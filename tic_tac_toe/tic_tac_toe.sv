==> flow/design.v <==
module tic_tac_toe (
    input logic clk,                 
    input logic reset,               
    input logic [3:0] position,      
    input logic player_select,       
    output logic current_turn,       
    output logic [1:0] game_status   
);
    parameter EMPTY = 2'b10;
    logic [1:0] board [8:0];
    logic [3:0] moves;               
    logic game_over;                 
    task initialize_game;
        integer i;
        begin
            for (i = 0; i < 9; i = i + 1) begin
                board[i] = EMPTY;    
            end
            current_turn = 1;        
            game_status = 2'b11;     
            moves = 0;               
            game_over = 0;           
        end
    endtask
    function logic check_win(input logic [1:0] player);
        begin
            check_win = 0;
            if ((board[0] == player && board[1] == player && board[2] == player) ||
                (board[3] == player && board[4] == player && board[5] == player) ||
                (board[6] == player && board[7] == player && board[8] == player)) begin
                check_win = 1;
            end
            else if ((board[0] == player && board[3] == player && board[6] == player) ||
                     (board[1] == player && board[4] == player && board[7] == player) ||
                     (board[2] == player && board[5] == player && board[8] == player)) begin
                check_win = 1;
            end
            else if ((board[0] == player && board[4] == player && board[8] == player) ||
                     (board[2] == player && board[4] == player && board[6] == player)) begin
                check_win = 1;
            end
        end
    endfunction
    always_ff @(posedge clk or posedge reset) begin
        if (reset) begin
            initialize_game();
        end else if (!game_over) begin
            if (board[position] == EMPTY && player_select == current_turn) begin
                board[position] = (current_turn) ? 2'b01 : 2'b00;  
                moves = moves + 1;
                if (check_win(board[position])) begin
                    game_status = (current_turn) ? 2'b01 : 2'b10;  
                    game_over = 1;
                end
                else if (moves == 9) begin
                    game_status = 2'b00;  
                    game_over = 1;
                end
                else begin
                    current_turn = ~current_turn;
                end
            end
        end
    end
endmodule
# From RTL to reports: tic_tac_toe

What the tools print for tic_tac_toe, step after step.
Lines are those of the file above, counted from 1.
Operators: Yosys type, input widths -> output width; for muxes data width and select width s.
Library cell names are shortened.
A cell with n/a has no value.

Top module: tic_tac_toe
Clock input: clk
Library: sky130hd
Corner: tt_025C_1v80

# Word level

Source: Yosys, flattened and elaborated. Widths are those after wreduce. Registers that Yosys merges into a memory's read port (data or address) are not register bits. Print and check cells do not count. Equal cells are merged and count once.

Register bits after elaboration: 26
Latch bits: 0
Bits in writable memories: 0
Bits in read-only memories: 0
Word width x clocked read ports: 0
Memories: 0
Bits of input ports: 7
Cells after elaboration: 110

$add $sub $neg: 1
Multipliers: 0
Divide/modulo/power cells: 0
$lt $le $gt $ge: 0
Eq/ne operators: 20
Shift-type cells: 0
Multiplexer cells: 45
Bitwise gates (word level): 4
Reductions and logical operators: 27

Operators by type and width:

| operator            | count |
| $mux 2              | 33 |
| $pmux 2 s9          | 2 |
| $eq 2x2->1          | 9 |
| $logic_and 1x1->1   | 17 |
| $eq 4x3->1 const B  | 4 |
| $mux 1              | 10 |
| $eq 4x2->1 const B  | 2 |
| $eq 4x4->1 const B  | 2 |
| $logic_or 1x1->1    | 5 |
| $not 1->1           | 4 |
| $add 4x1->4 const B | 1 |
| $eq 4x1->1 const B  | 1 |
| $logic_not 4->1     | 1 |
| $reduce_and 4->1    | 1 |
| $reduce_and 3->1    | 1 |
| $eq 2x2->1 const B  | 1 |
| $reduce_and 2->1    | 1 |
| $reduce_bool 2->1   | 1 |
| $eq 1x1->1          | 1 |

# Depth

Longest topological path by Yosys (ltp), each cell counted once; first at word level (registers and memories cut), then after technology mapping (sequential cells cut; the memories' decode and read muxes count).

Word-level depth: 22
ABC_AREA: 0
Gate-level depth with buffers: 11

# Synthesis result

Yosys stat after the flow's synthesis: flattened, memories mapped to cells. It holds for the ABC_AREA given above (unset counts as 0); a run with the other value may have another netlist.
The area totals of this step are shown rounded.

Cells by type:

| cell     | count | total area (um^2) |
| dfrtp_1  | 14    | 350.336 |
| dfstp_2  | 12    | 315.302 |
| xor2_1   | 11    | 96.342 |
| mux2i_1  | 7     | 70.067 |
| o21ai_0  | 11    | 55.053 |
| a211oi_1 | 7     | 52.55 |
| xnor2_1  | 6     | 52.55 |
| inv_1    | 11    | 41.29 |
| nand2_1  | 11    | 41.29 |
| a21boi_0 | 5     | 37.536 |
| nand3b_1 | 5     | 37.536 |
| nor2_1   | 10    | 37.536 |
| nor2b_1  | 6     | 37.536 |
| a21oi_1  | 7     | 35.034 |
| buf_2    | 7     | 35.034 |
| nor3_1   | 7     | 35.034 |
| o21ai_1  | 7     | 35.034 |
| o31a_1   | 4     | 35.034 |

Other cell types: 36; their cells: 62.

Standard cells after synthesis: 210
Cell area after synthesis: 1910 um^2
Area of sequential cells: 666 um^2
Mapped flip-flops: 26
Buffers: 14

# Path before layout

Source: OpenSTA report_checks on the synthesized netlist (no wires, ideal clock, input and output delay 20% of the period each), path of least setup slack; recovery checks are left aside. Register names are those of the netlist, which keeps one name where synthesis merged equal registers.

Path type: input -> register
Start: input port position[1]
End: register game_status[1]
Period: 3450 ps
Library setup time: 82 ps
Arrival time: 2513 ps
Path slack: 855 ps
Delay of the path: 1905 ps
Stages: 9
Period reached after synthesis: 2595 ps

"delay of the path" = arrival - input delay + setup time.
"stages" counts driving pins, that of a launching flip-flop among them; a cell with two outputs on the path counts twice.
"period reached after synthesis" is the clock period less the worst setup slack; recovery checks do not enter. This is arithmetic on one report: input and output delays are still those of the set period (20% each).
Between the ends stands the longest chain of elaborated cells between them, by number of cells; it is not shown to be the way that was timed. Of several equally long chains one is given.
Each line given opens the expression or statement behind the cell; cells for indexed reads and writes are added by Yosys, which also makes memories of some case tables.

Cell sequence: buf_2 > or4b_1 > a31oi_1 > o21ai_0 > a22oi_1 > nor4_1 > o211ai_2 > nor2b_1 > a211o_1
Cells in the longest elaborated chain: 21

RTL lines, path post-synthesis:

| what              | RTL line | text |
| from (decl)       | 4        | `input logic [3:0] position,` |
| $eq 4x4->1        | 48       | `if (board[position] == EMPTY && player_select == current_turn) begin` |
| $pmux 2 s9        | 48       |  |
| $mux 2            | 47       | `end else if (!game_over) begin` |
| $eq 2x2->1        | 48       |  |
| $logic_and 1x1->1 | 48       |  |
| $mux 2            | 48       |  |
| $mux 2            | 47       |  |
| [7 not listed]    | n/a      |  |
| $mux 1            | 38       | `else if ((board[0] == player && board[4] == player && board[8] == player) \|\|` |
| $mux 1            | 33       | `else if ((board[0] == player && board[3] == player && board[6] == player) \|\|` |
| $mux 1            | 28       | `if ((board[0] == player && board[1] == player && board[2] == player) \|\|` |
| $mux 1            | 48       |  |
| $mux 1            | 47       |  |
| $reduce_bool 2->1 | n/a      |  |
| $reduce_and 3->1  | n/a      |  |
| to (assign)       | 52       | `game_status = (current_turn) ? 2'b01 : 2'b10;` |
| to (assign)       | 56       | `game_status = 2'b00;` |
| to (decl)         | 7        | `output logic [1:0] game_status` |

# Worst path after layout

Path of least setup slack in the final report of record 1 (OpenROAD, finished layout, wires in). Where an end is a register, its clock arrival counts in the times.
The report prints the path's times to 10 ps; the period is as set.

Path type: input -> register
Start: input port position[1]
End: register game_status[1]
Period: 2410 ps
Library setup time: 60 ps
Arrival time: 2800 ps
Path slack: -170 ps
Stages: 11

Between the ends stands the longest chain of elaborated cells between them, by number of cells; it is not shown to be the way that was timed. Of several equally long chains one is given.

Cell sequence: buf_8 > buf_6 > nor4b_4 > mux2i_2 > buf_4 > xor2_1 > nor3_1 > o21ai_1 > o211ai_2 > and3_1 > a211o_1
Cells in the longest elaborated chain: 21

RTL lines, path after layout:

| what              | RTL line | text |
| from (decl)       | 4        | `input logic [3:0] position,` |
| $eq 4x4->1        | 48       | `if (board[position] == EMPTY && player_select == current_turn) begin` |
| $pmux 2 s9        | 48       |  |
| $mux 2            | 47       | `end else if (!game_over) begin` |
| $eq 2x2->1        | 48       |  |
| $logic_and 1x1->1 | 48       |  |
| $mux 2            | 48       |  |
| $mux 2            | 47       |  |
| [7 not listed]    | n/a      |  |
| $mux 1            | 38       | `else if ((board[0] == player && board[4] == player && board[8] == player) \|\|` |
| $mux 1            | 33       | `else if ((board[0] == player && board[3] == player && board[6] == player) \|\|` |
| $mux 1            | 28       | `if ((board[0] == player && board[1] == player && board[2] == player) \|\|` |
| $mux 1            | 48       |  |
| $mux 1            | 47       |  |
| $reduce_bool 2->1 | n/a      |  |
| $reduce_and 3->1  | n/a      |  |
| to (assign)       | 52       | `game_status = (current_turn) ? 2'b01 : 2'b10;` |
| to (assign)       | 56       | `game_status = 2'b00;` |
| to (decl)         | 7        | `output logic [1:0] game_status` |

tic_tac_toe through Yosys and OpenROAD on sky130hd: 2 stored runs, unordered, with their settings and measured results. The constraints put input and output delay at 20% of the set period each and load the outputs with 0.01 pF.
"power consumption" rests on the timing tool's default activity at the inputs, not on a simulated workload.
Results are given in rounded form.

## Record 1

==> flow/run.sh <==
#!/bin/bash
# the make line also repeats the synthesis and layout settings of config.mk as NAME=value (left out here)
make -C /OpenROAD-flow-scripts/flow DESIGN_CONFIG=/design/flow/config.mk WORK_HOME=/design/flow/orfs CLKGATE_MAP_FILE= finish
==> flow/config.mk <==
export PLATFORM = sky130hd
export DESIGN_NAME = tic_tac_toe
export DESIGN_NICKNAME = tic_tac_toe
export VERILOG_FILES = /design/flow/design.v
export SDC_FILE = /design/flow/constraint.sdc
export NUM_CORES = 4
export LEC_CHECK = 0
export CAP_MARGIN = 30
export CELL_PAD_IN_SITES_DETAIL_PLACEMENT = 1
export CELL_PAD_IN_SITES_GLOBAL_PLACEMENT = 2
export CORE_MARGIN = 2
export CORE_UTILIZATION = 42
export CTS_CLUSTER_SIZE = 39
export GPL_ROUTABILITY_DRIVEN = 1
export GPL_TIMING_DRIVEN = 0
export MIN_ROUTING_LAYER = met2
export PLACE_DENSITY_LB_ADDON = 0.03
export SLEW_MARGIN = 20
==> flow/constraint.sdc <==
create_clock -name core_clock -period 2.41 [get_ports {clk}]
set_input_delay 0.4820 -clock core_clock [delete_from_list [all_inputs] [get_ports {clk}]]
set_output_delay 0.4820 -clock core_clock [all_outputs]
set_load 0.01 [all_outputs]

| result of record 1 | value |
|---|---|
| power consumption | 947 uW |
| total negative slack | -497 ps |
| utilization after routing | 59.7% |
| worst hold slack in the final report | 487 ps |
| setup slack of the critical path | -165 ps |
| die outline area | 5110 um^2 |
| mapped cell area after synthesis | 1910 um^2 |

## Record 2

==> flow/run.sh <==
#!/bin/bash
# the make line also repeats the synthesis and layout settings of config.mk as NAME=value (left out here)
make -C /OpenROAD-flow-scripts/flow DESIGN_CONFIG=/design/flow/config.mk WORK_HOME=/design/flow/orfs CLKGATE_MAP_FILE= finish
==> flow/config.mk <==
export PLATFORM = sky130hd
export DESIGN_NAME = tic_tac_toe
export DESIGN_NICKNAME = tic_tac_toe
export VERILOG_FILES = /design/flow/design.v
export SDC_FILE = /design/flow/constraint.sdc
export NUM_CORES = 4
export LEC_CHECK = 0
export CAP_MARGIN = 20
export CORE_MARGIN = 2
export CORE_UTILIZATION = 54
export SLEW_MARGIN = 20
==> flow/constraint.sdc <==
create_clock -name core_clock -period 3.02 [get_ports {clk}]
set_input_delay 0.6040 -clock core_clock [delete_from_list [all_inputs] [get_ports {clk}]]
set_output_delay 0.6040 -clock core_clock [all_outputs]
set_load 0.01 [all_outputs]

| result of record 2 | value |
|---|---|
| power consumption | 634 uW |
| total negative slack | 0 ps |
| utilization after routing | 68.9% |
| worst hold slack in the final report | 489 ps |
| setup slack of the critical path | 167 ps |
| die outline area | 4040 um^2 |
| mapped cell area after synthesis | 1910 um^2 |
